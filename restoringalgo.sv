==> flow/design.v <==
module Rest_div(
  input clk,
  input rst,
  input [3:0] Q,
  input [3:0] M,
  output [3:0] quot,
  output [3:0] rem,
  output valid
);
  reg [7:0] Acc, next_Acc;
  reg [1:0] next_state, present_state;
  reg [1:0] next_count, count;
  reg next_valid;
  parameter IDLE = 2'b00;
  parameter SHIFT = 2'b01;
  parameter SUBTRACT = 2'b10;
  parameter RESTORE = 2'b11;
  assign rem = (valid == 1'b1) ? Acc[7:4] : 4'b0;
  assign quot = (valid == 1'b1) ? Acc[3:0] : 4'b0;
  always @(posedge clk or negedge rst) begin
    if (!rst) begin
      Acc <= 8'd0;
      valid <= 1'b0;
      present_state <= IDLE;
      count <= 2'b0;
    end else begin
      Acc <= next_Acc;
      valid <= next_valid;
      present_state <= next_state;
      count <= next_count;
    end
  end
  always @(posedge clk or negedge rst) begin
    if (!rst) begin
      next_count <= 2'b0;
      next_valid <= 1'b0;
      next_state <= IDLE;
      next_Acc <= 8'd0;
    end else begin
      case (present_state)
        IDLE:
          begin
            next_count <= 2'b0;
            next_valid <= 1'b0;
            if (M != 0) begin
              next_state <= SHIFT;
              next_Acc <= {4'd0, Q};
            end else begin
              next_state <= IDLE;
              next_Acc <= 8'd0;
            end
          end
        SHIFT:
          begin
            next_Acc <= Acc << 1;
            next_state <= SUBTRACT;
          end
        SUBTRACT:
          begin
            next_Acc <= {(Acc[7:4] - M), Acc[3:0]};
            next_state <= RESTORE;
          end
        RESTORE:
          begin
            if (Acc[7] == 1'b1)
              next_Acc <= {(Acc[7:4] - M), Acc[3:1], 1'b0};
            else
              next_Acc <= {Acc[7:4], Acc[3:1], 1'b1};
            next_count <= next_count + 1'b1;
            if (count == 2'b11) begin
              next_state <= IDLE;
              next_valid <= 1'b1;
            end else begin
              next_state <= SHIFT;
              next_valid <= 1'b0;
            end
          end
      endcase
    end
  end
endmodule
### Reports on Rest_div

The steps from the RTL of Rest_div to its reports follow in flow order.
Lines are those of the file above, counted from 1.
Operators: Yosys type, input widths -> output width; for muxes data width and select width s.
Cell names lack the library's common part.
Not given: -

| inputs | value |
|---|---|
| top module | Rest_div |
| clock input | clk |
| library | sky130hd |
| corner | tt_025C_1v80 |

### Elaborated design

Yosys after proc, flatten, opt, wreduce and memory -nomap, before mapping. Memory bits, and registers merged into a memory's read port (data or address), are not among the register bits. Print and check cells are not counted. Equal cells are merged and count once.

| storage and ports | value |
|---|---|
| bits in registers | 26 |
| bits of input ports | 10 |
| elaborated cells | 28 |

| operators by class | value |
|---|---|
| add/sub/neg operators | 2 |
| eq/ne operators | 4 |
| muxes and demuxes | 11 |
| reduce/logical cells | 3 |

Operators with widths:

| cell | count |
|---|---|
| $pmux 8 s4 | 1 |
| $mux 4 | 3 |
| $pmux 2 s4 | 1 |
| $mux 8 | 1 |
| $eq 2x2->1 const B | 3 |
| $sub 4x4->4 | 1 |
| $reduce_bool 4->1 | 1 |
| $pmux 2 s2 | 1 |
| $mux 1 | 3 |
| $add 2x1->2 const B | 1 |
| $eq 2x1->1 const B | 1 |
| $logic_not 2->1 | 1 |
| $reduce_bool 2->1 | 1 |
| $pmux 1 s2 | 1 |

### Logic depth

Longest topological path by Yosys (ltp), each cell counted once; first at word level (registers and memories cut), then after technology mapping (sequential cells cut; the memories' decode and read muxes count).

| logic depth | value |
|---|---|
| depth in word-level cells | 3 |
| ABC_AREA | 1 |
| mapped depth | 8 |
| mapped depth without buffers | 8 |

### Synthesis result

Source: synth_stat.txt of the flow (Yosys; design flattened, memories mapped). It holds for the ABC_AREA given above (unset counts as 0); a run with the other value may have another netlist.

| mapped netlist | value |
|---|---|
| standard cells after synthesis | 126 |
| cell area after synthesis | 0.0011699 mm2 |
| mapped flip-flops | 26 |

Cells by type:

| cell type | count | area in all (um2) |
|---|---|---|
| dfrtp_1 | 26 | 650.624 |
| inv_1 | 25 | 93.84 |
| ha_1 | 7 | 87.584 |
| nand2_1 | 23 | 86.333 |
| a21oi_1 | 9 | 45.043 |
| nor2_1 | 10 | 37.536 |
| nand3_1 | 7 | 35.034 |
| o21ai_0 | 7 | 35.034 |
| fa_1 | 1 | 20.019 |
| o22ai_1 | 2 | 12.512 |
| nor2_4 | 1 | 11.261 |
| nand3_2 | 1 | 10.01 |
| a21oi_2 | 1 | 8.758 |
| xor2_1 | 1 | 8.758 |
| a21o_1 | 1 | 7.507 |
| nor2_2 | 1 | 6.256 |
| buf_2 | 1 | 5.005 |
| o21ai_1 | 1 | 5.005 |
| clkbuf_1 | 1 | 3.754 |

### Timing after synthesis

Source: OpenSTA report_checks on the synthesized netlist (no wires, ideal clock, input and output delay 20% of the period each), path of least setup slack; recovery checks are left aside. Register names are those of the netlist, which keeps one name where synthesis merged equal registers.

| timing post-synthesis | value |
|---|---|
| path kind | input to register |
| start point | input port M[0] |
| end point | register next_Acc[6] |
| clock period | 2.61 ns |
| external input delay | 0.522 ns |
| setup time | 0.121 ns |
| launch time at the first pin | 0.522 ns |
| arrival | 1.351 ns |
| required time | 2.489 ns |
| slack | 1.138 ns |
| path delay | 0.950 ns |
| driving pins on the path | 6 |
| synthesis period reached | 1.472 ns |

"path delay" = arrival - input delay + setup time.
"driving pins on the path" counts driving pins, that of a launching flip-flop among them; a cell with two outputs on the path counts twice.
"synthesis period reached" is the clock period less the worst setup slack; recovery checks do not enter. This is arithmetic on one report: input and output delays are still those of the set period (20% each).
The rows between start and end are the longest chain of elaborated cells between them; the timing report does not say that the signal goes this way. Where chains are equally long, one stands for them.
A line is the first line of the expression or statement that the cell stems from. Yosys adds cells for indexed reads and writes and turns some case tables into memories.
A register here has more assigning lines than the two given.

| between the ends, post-synthesis | value |
|---|---|
| cells stage by stage | ha_1 -> inv_1 -> fa_1 -> xor2_1 -> a21oi_1 -> nor2_1 |
| length of the longest elaborated chain | 3 |
| elaborated cells on any way between the ends | 3 |
| classes of those cells | 1 x add/sub; 2 x mux |

Ends and longest elaborated chain, post-synthesis:

| element | RTL line | source |
|---|---|---|
| start: declaration | 5 | `input [3:0] M,` |
| $sub 4x4->4 | 66 | `next_Acc <= {(Acc[7:4] - M), Acc[3:1], 1'b0};` |
| $mux 8 | 65 | `if (Acc[7] == 1'b1)` |
| $pmux 8 s4 | 40 | `case (present_state)` |
| end: assignment | 47 | `next_Acc <= {4'd0, Q};` |
| end: assignment | 55 | `next_Acc <= Acc << 1;` |
| end: declaration | 10 | `reg [7:0] Acc, next_Acc;` |

### Path in the finished layout

Path of least setup slack in the final report of run 2 (OpenROAD, finished layout, wires in). Where an end is a register, its clock arrival counts in the times.

| timing after layout | value |
|---|---|
| path kind | register to output |
| start point | register valid |
| end point | output port quot[0] |
| clock period | 2.47 ns |
| output delay | 0.49 ns |
| launch time at the first pin | 0.32 ns |
| arrival | 1.73 ns |
| required time | 1.98 ns |
| slack | 0.24 ns |
| driving pins on the path | 5 |

The rows between start and end are the longest chain of elaborated cells between them; the timing report does not say that the signal goes this way. Where chains are equally long, one stands for them.

| between the ends, after layout | value |
|---|---|
| cells stage by stage | dfrtp_1 -> clkbuf_1 -> nand2_1 -> inv_1 -> clkdlybuf4s50_1 |
| length of the longest elaborated chain | 1 |
| elaborated cells on any way between the ends | 1 |
| source lines of those cells | 1 |
| classes of those cells | 1 x mux |

Ends and longest elaborated chain, after layout:

| element | RTL line | source |
|---|---|---|
| start: declaration | 8 | `output valid` |
| start: assignment | 23 | `valid <= 1'b0;` |
| start: assignment | 28 | `valid <= next_valid;` |
| $mux 4 | 19 | `assign quot = (valid == 1'b1) ? Acc[3:0] : 4'b0;` |
| end: declaration | 6 | `output [3:0] quot,` |

Lab notebook: Rest_div

Rest_div through Yosys and OpenROAD on sky130hd: 2 stored runs, unordered, with their settings and measured results. The constraints put input and output delay at 20% of the set period each and load the outputs with 0.01 pF.
"period reached": clock period set for the run, less the worst setup slack. It is reckoned from that one timing run; input and output delays stay at 20% of the period that was set.
By "total power after layout" is meant OpenSTA's value without simulated activity: inputs other than the clock are taken to toggle once in ten clock periods, and the tool carries that through the logic.
A setting shown as n/a is not set for that run.
A result given as n/a is not shown for that run.

| item | run 1 | run 2 |
|---|---|---|
| period_ns | 1.71 | 2.47 |
| CORE_UTILIZATION | 55 | 66 |
| SETUP_SLACK_MARGIN | 0.04 | -0.11 |
| HOLD_SLACK_MARGIN | 0.05 | n/a |
| CORE_ASPECT_RATIO | 0.95 | n/a |
| CELL_PAD_IN_SITES_GLOBAL_PLACEMENT | 0 | 0 |
| CELL_PAD_IN_SITES_DETAIL_PLACEMENT | 2 | n/a |
| GPL_TIMING_DRIVEN | 0 | 0 |
| CTS_CLUSTER_SIZE | 24 | n/a |
| SLEW_MARGIN | 25 | 20 |
| MAX_ROUTING_LAYER | met4 | n/a |
| CAP_MARGIN | 20 | 0 |
| CORE_MARGIN | 2 | 2 |
| PLACE_DENSITY_LB_ADDON | n/a | 0.15 |
| TNS_END_PERCENT | n/a | 95 |
| ABC_AREA | n/a | 1 |
| GPL_ROUTABILITY_DRIVEN | n/a | 0 |
| CTS_CLUSTER_DIAMETER | n/a | 173 |
| MIN_ROUTING_LAYER | n/a | met2 |
| synthesis area (mm2) | n/a | 0.0011699 |
| standard-cell area after layout (mm2) | n/a | 0.0014026 |
| total die area (mm2) | n/a | 0.0021252 |
| total power after layout (W) | n/a | 0.001442 |
| worst slack on setup checks (ns) | n/a | 0.243 |
| period reached (ns) | n/a | 2.227 |
| post-layout utilization (%) | n/a | 83.0 |

Run 1: no final report: placement broke off with DPL-0033
